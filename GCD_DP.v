==> flow/design.v <==
module BUFFER (OUTEN, IN, OUT);
	input OUTEN;
	input [7:0] IN;
	output [7:0] OUT;
	assign OUT = (OUTEN == 1) ? IN : 8'bz;
endmodule
module COMPARATOR (X, Y, XeqY, XgtY);
	input [7:0] X, Y;
	output XeqY, XgtY;
	assign XeqY = (X == Y) ? 1 : 0;
	assign XgtY = (X > Y) ? 1 : 0;
endmodule
module GCD_DP (clk, reset, INPUT_X, INPUT_Y, IN_X, IN_Y, LOAD_X, LOAD_Y, XY, OUT_DP, XEQY, XGTY, OUTPUT);
	input wire clk, reset, IN_X, IN_Y, LOAD_X, LOAD_Y, XY, OUT_DP;
	input wire [7:0] INPUT_X, INPUT_Y;
	output wire XEQY, XGTY;
	output wire [7:0] OUTPUT;
	wire [7:0] SUBTRACTOR_OUT, MUX_X, MUX_Y, X, Y, SUBT_A, SUBT_B;
	MUX2TO1_8BIT UNIT_1 (
		.A(SUBTRACTOR_OUT), 
		.B(INPUT_X), 
		.sel(IN_X), 
		.Y(MUX_X)
	);
	MUX2TO1_8BIT UNIT_2 (
		.A(SUBTRACTOR_OUT), 
		.B(INPUT_Y), 
		.sel(IN_Y), 
		.Y(MUX_Y)
	);
	REGISTER UNIT_3 (
		.clk(clk), 
		.reset(reset), 
		.LOAD(LOAD_X), 
		.D(MUX_X), 
		.Q(X)
	);
	REGISTER UNIT_4 (
		.clk(clk), 
		.reset(reset), 
		.LOAD(LOAD_Y), 
		.D(MUX_Y), 
		.Q(Y)
	);
	COMPARATOR UNIT_5 (
		.X(X), 
		.Y(Y), 
		.XeqY(XEQY), 
		.XgtY(XGTY)
	);
	MUX2TO1_8BIT UNIT_6 (
		.A(Y), 
		.B(X), 
		.sel(XY), 
		.Y(SUBT_A)
	);
	MUX2TO1_8BIT UNIT_7 (
		.A(X), 
		.B(Y), 
		.sel(XY), 
		.Y(SUBT_B)
	);
	SUBTRACTOR UNIT_8 (
		.A(SUBT_A), 
		.B(SUBT_B), 
		.Y(SUBTRACTOR_OUT)
	);
	BUFFER UNIT_9 (
		.OUTEN(OUT_DP), 
		.IN(X), 
		.OUT(OUTPUT)
	);
endmodule
module MUX2TO1_8BIT (A, B, sel, Y);
	input [7:0] A, B;
	input sel;
	output [7:0] Y;
	assign Y = (sel == 1) ? B : A;
endmodule
module REGISTER (clk, reset, LOAD, D, Q);
	input clk, reset, LOAD;
	input [7:0] D;
	output reg [7:0] Q;
	always @(posedge clk, posedge reset)
	begin
		if (reset)
			Q <= 8'b0;
		else if (LOAD)
			Q <= D;
	end
endmodule
module SUBTRACTOR (A, B, Y);
	input [7:0] A, B;
	output [7:0] Y;
	assign Y = A - B;
endmodule
# Reports on GCD_DP
# Tool output for the design above, in the order of the flow.
# Line numbers count from 1 in the design file above.
# The mark n/a stands for no value.
# setup
design	GCD_DP
clock	clk
cell_library	sky130hd
lib_corner	tt_025C_1v80

# Word level
# Yosys after proc, flatten, opt, wreduce and memory -nomap, before mapping. Enables and synchronous resets that opt folds into registers are not counted as muxes. Memory bits, and registers merged into a memory's read port (data or address), are not among the register bits. Print and check cells are not counted. Equal cells are merged and count once.
# word_totals
output_inout_bits	10
register_bits	16
inputBits	24
# classes
cmp	1
n_addsub	1
n_eq	1
mux	7
# op_table
operator	n
8-bit two-way mux	5
8-bit subtractor	1
8-bit greater-than comparator	1
8-bit == test	1
1-bit two-way mux	2

# Depth
# Longest topological path by Yosys (ltp), each cell counted once; first at word level (registers and memories cut), then after technology mapping (sequential cells cut; the memories' decode and read muxes count).
# logic_depth
depth_word	3
abc_area	0
mapped_depth	10
ltp_nobuf	8

# After synthesis
# Yosys stat after the flow's synthesis: flattened, memories mapped to cells. It holds for the ABC_AREA given above (unset counts as 0); a run with the other value may have another netlist.
# mapped
yosys_area_mm2	0.0015465
stdcells	190
seqArea_mm2	0.0004004
flip_flops	16
# types
cell_type	n
sky130_fd_sc_hd__dfrtp_1	16
sky130_fd_sc_hd__ha_1	10
sky130_fd_sc_hd__nand2_1	19
sky130_fd_sc_hd__mux2i_1	6
sky130_fd_sc_hd__o21ai_0	12
sky130_fd_sc_hd__inv_1	12
sky130_fd_sc_hd__o21a_1	6
sky130_fd_sc_hd__nor2_1	11
sky130_fd_sc_hd__a21oi_1	8
sky130_fd_sc_hd__nand3_1	8
sky130_fd_sc_hd__nor3b_1	5
sky130_fd_sc_hd__o21ai_1	7
sky130_fd_sc_hd__nor2b_1	5
sky130_fd_sc_hd__nor3_1	6
sky130_fd_sc_hd__and3b_1	3
sky130_fd_sc_hd__clkbuf_1	7
sky130_fd_sc_hd__a31oi_1	4
sky130_fd_sc_hd__a21o_1	3
# Not listed: further types 29, cells in them 42.
# The figures by module come from a second, unflattened synthesis with its own total; it is not the netlist above.
# unflattened
hier_cells	151
area_unflattened_mm2	0.001808
# Rows give one instance, submodules left out.
# modules
module	instances	n_cells	area_mm2
REGISTER	2	18	0.0003353
MUX2TO1_8BIT	4	9	0.0001314
SUBTRACTOR	1	43	0.0003316
COMPARATOR	1	28	0.0002202
BUFFER	1	8	0.0000601
GCD_DP	1	0	0

# Path before layout
# OpenSTA on the mapped netlist: ideal clock, no wires. The path of least setup slack (recovery checks aside). Input and output delay are each 20% of the period. Register names are those of the netlist, which keeps one name where synthesis merged equal registers.
# synth_path
path_kind	in2reg
start	input port XY
end	register UNIT_4.Q[6]
path_delay_ps	2161
clock_period_ps	3670
arrival_time_ps	2763
n_path_buf	2
stages	9
in_delay_ps	734
t_required_ps	3538
setup_time_ps	132
setup_slack_ps	775
synth_period_reached_ps	2895
# "path_delay_ps" = arrival - input delay + setup time.
# "stages": output pins that drive a net of the path, with the launching flip-flop's if there is one; two outputs of one cell count as two.
# "synth_period_reached_ps" is the clock period less the worst setup slack; recovery checks do not enter. This is arithmetic on one report: input and output delays are still those of the set period (20% each).
# Between the ends stands the longest chain of elaborated cells between them, by number of cells; it is not shown to be the way that was timed. Of several equally long chains one is given.
# A line is the first line of the expression or statement that the cell stems from. Yosys adds cells for indexed reads and writes and turns some case tables into memories.
# synth_between
cell_sequence	sky130_fd_sc_hd__buf_6 sky130_fd_sc_hd__clkbuf_1 sky130_fd_sc_hd__o21ai_0 sky130_fd_sc_hd__fa_1 sky130_fd_sc_hd__nand2_1 sky130_fd_sc_hd__a31oi_4 sky130_fd_sc_hd__o311a_4 sky130_fd_sc_hd__o21ai_2 sky130_fd_sc_hd__or3b_1
elab_chain_len	3
# synth_rtl
element	line_no	text
start: declaration	14	input wire clk, reset, IN_X, IN_Y, LOAD_X, LOAD_Y, XY, OUT_DP;
8-bit two-way mux	78	assign Y = (sel == 1) ? B : A;
8-bit subtractor	95	assign Y = A - B;
8-bit two-way mux	78
end: assignment	87	Q <= 8'b0;
end: assignment	89	Q <= D;
end: declaration	83	output reg [7:0] Q;

# Worst path after layout
# Path of least setup slack in the final report of job 1 (OpenROAD, finished layout, wires in). Where an end is a register, its clock arrival counts in the times.
# The report prints the path's times to 10 ps; the period is as set.
# layout_path
path_kind	reg2out
start	register UNIT_3.Q[6]
end	output port XGTY
clock_period_ps	4040
arrival_time_ps	2210
setup_slack_ps	1020
out_delay_ps	810
t_required_ps	3230
n_path_buf	1
stages	6
# Between the ends stands the longest chain of elaborated cells between them, by number of cells; it is not shown to be the way that was timed. Of several equally long chains one is given.
# layout_between
cell_sequence	sky130_fd_sc_hd__dfrtp_1 sky130_fd_sc_hd__ha_1 sky130_fd_sc_hd__nand4_1 sky130_fd_sc_hd__o21bai_1 sky130_fd_sc_hd__a21oi_1 sky130_fd_sc_hd__clkdlybuf4s50_1
elab_chain_len	2
# layout_rtl
element	line_no	text
start: declaration	83	output reg [7:0] Q;
start: assignment	87	Q <= 8'b0;
start: assignment	89	Q <= D;
8-bit greater-than comparator	11	assign XgtY = (X > Y) ? 1 : 0;
1-bit two-way mux	11
end: declaration	16	output wire XEQY, XGTY;

# GCD_DP through Yosys and OpenROAD on sky130hd: 2 stored runs, unordered, with their settings and measured results. The constraints put input and output delay at 20% of the set period each and load the outputs with 0.01 pF.
# "worst_setup_path_time_ps" is the time allowed to the run's worst setup path (the clock period less input and output delay, where it has them) less its slack. Clock arrival times count: a late capture clock shortens it, a late launch clock lengthens it.
# "worst_setup_path_time_ps" is given in steps of 10 ps.
# Among the settings, - means not set for that run.
stored run	period_ns	CORE_UTILIZATION	SETUP_SLACK_MARGIN	PLACE_DENSITY_LB_ADDON	CORE_ASPECT_RATIO	CELL_PAD_IN_SITES_DETAIL_PLACEMENT	GPL_TIMING_DRIVEN	CTS_CLUSTER_DIAMETER	MIN_ROUTING_LAYER	CAP_MARGIN	CORE_MARGIN	SLEW_MARGIN	PLACE_DENSITY	HOLD_SLACK_MARGIN	TNS_END_PERCENT	GPL_ROUTABILITY_DRIVEN	CTS_CLUSTER_SIZE	MAX_ROUTING_LAYER	post_route_util_pct	total_negative_slack_ps	yosys_chip_area_mm2	worst_setup_path_time_ps	timing.worst_path_kind	worstSetupSlack_ps	dieArea_mm2
job 1	4.04	20	0.85	0.17	1.71	1	1	141	met2	20	2	20	-	-	-	-	-	-	26.6	0	0.0015465	2210	reg2out	1020	0.0084771
job 2	4.71	62	-0.11	-	1.02	0	1	-	-	20	8	20	0.42	0.06	25	0	24	met4	79.2	0	0.0015465	2600	in2reg	1169	0.0043485
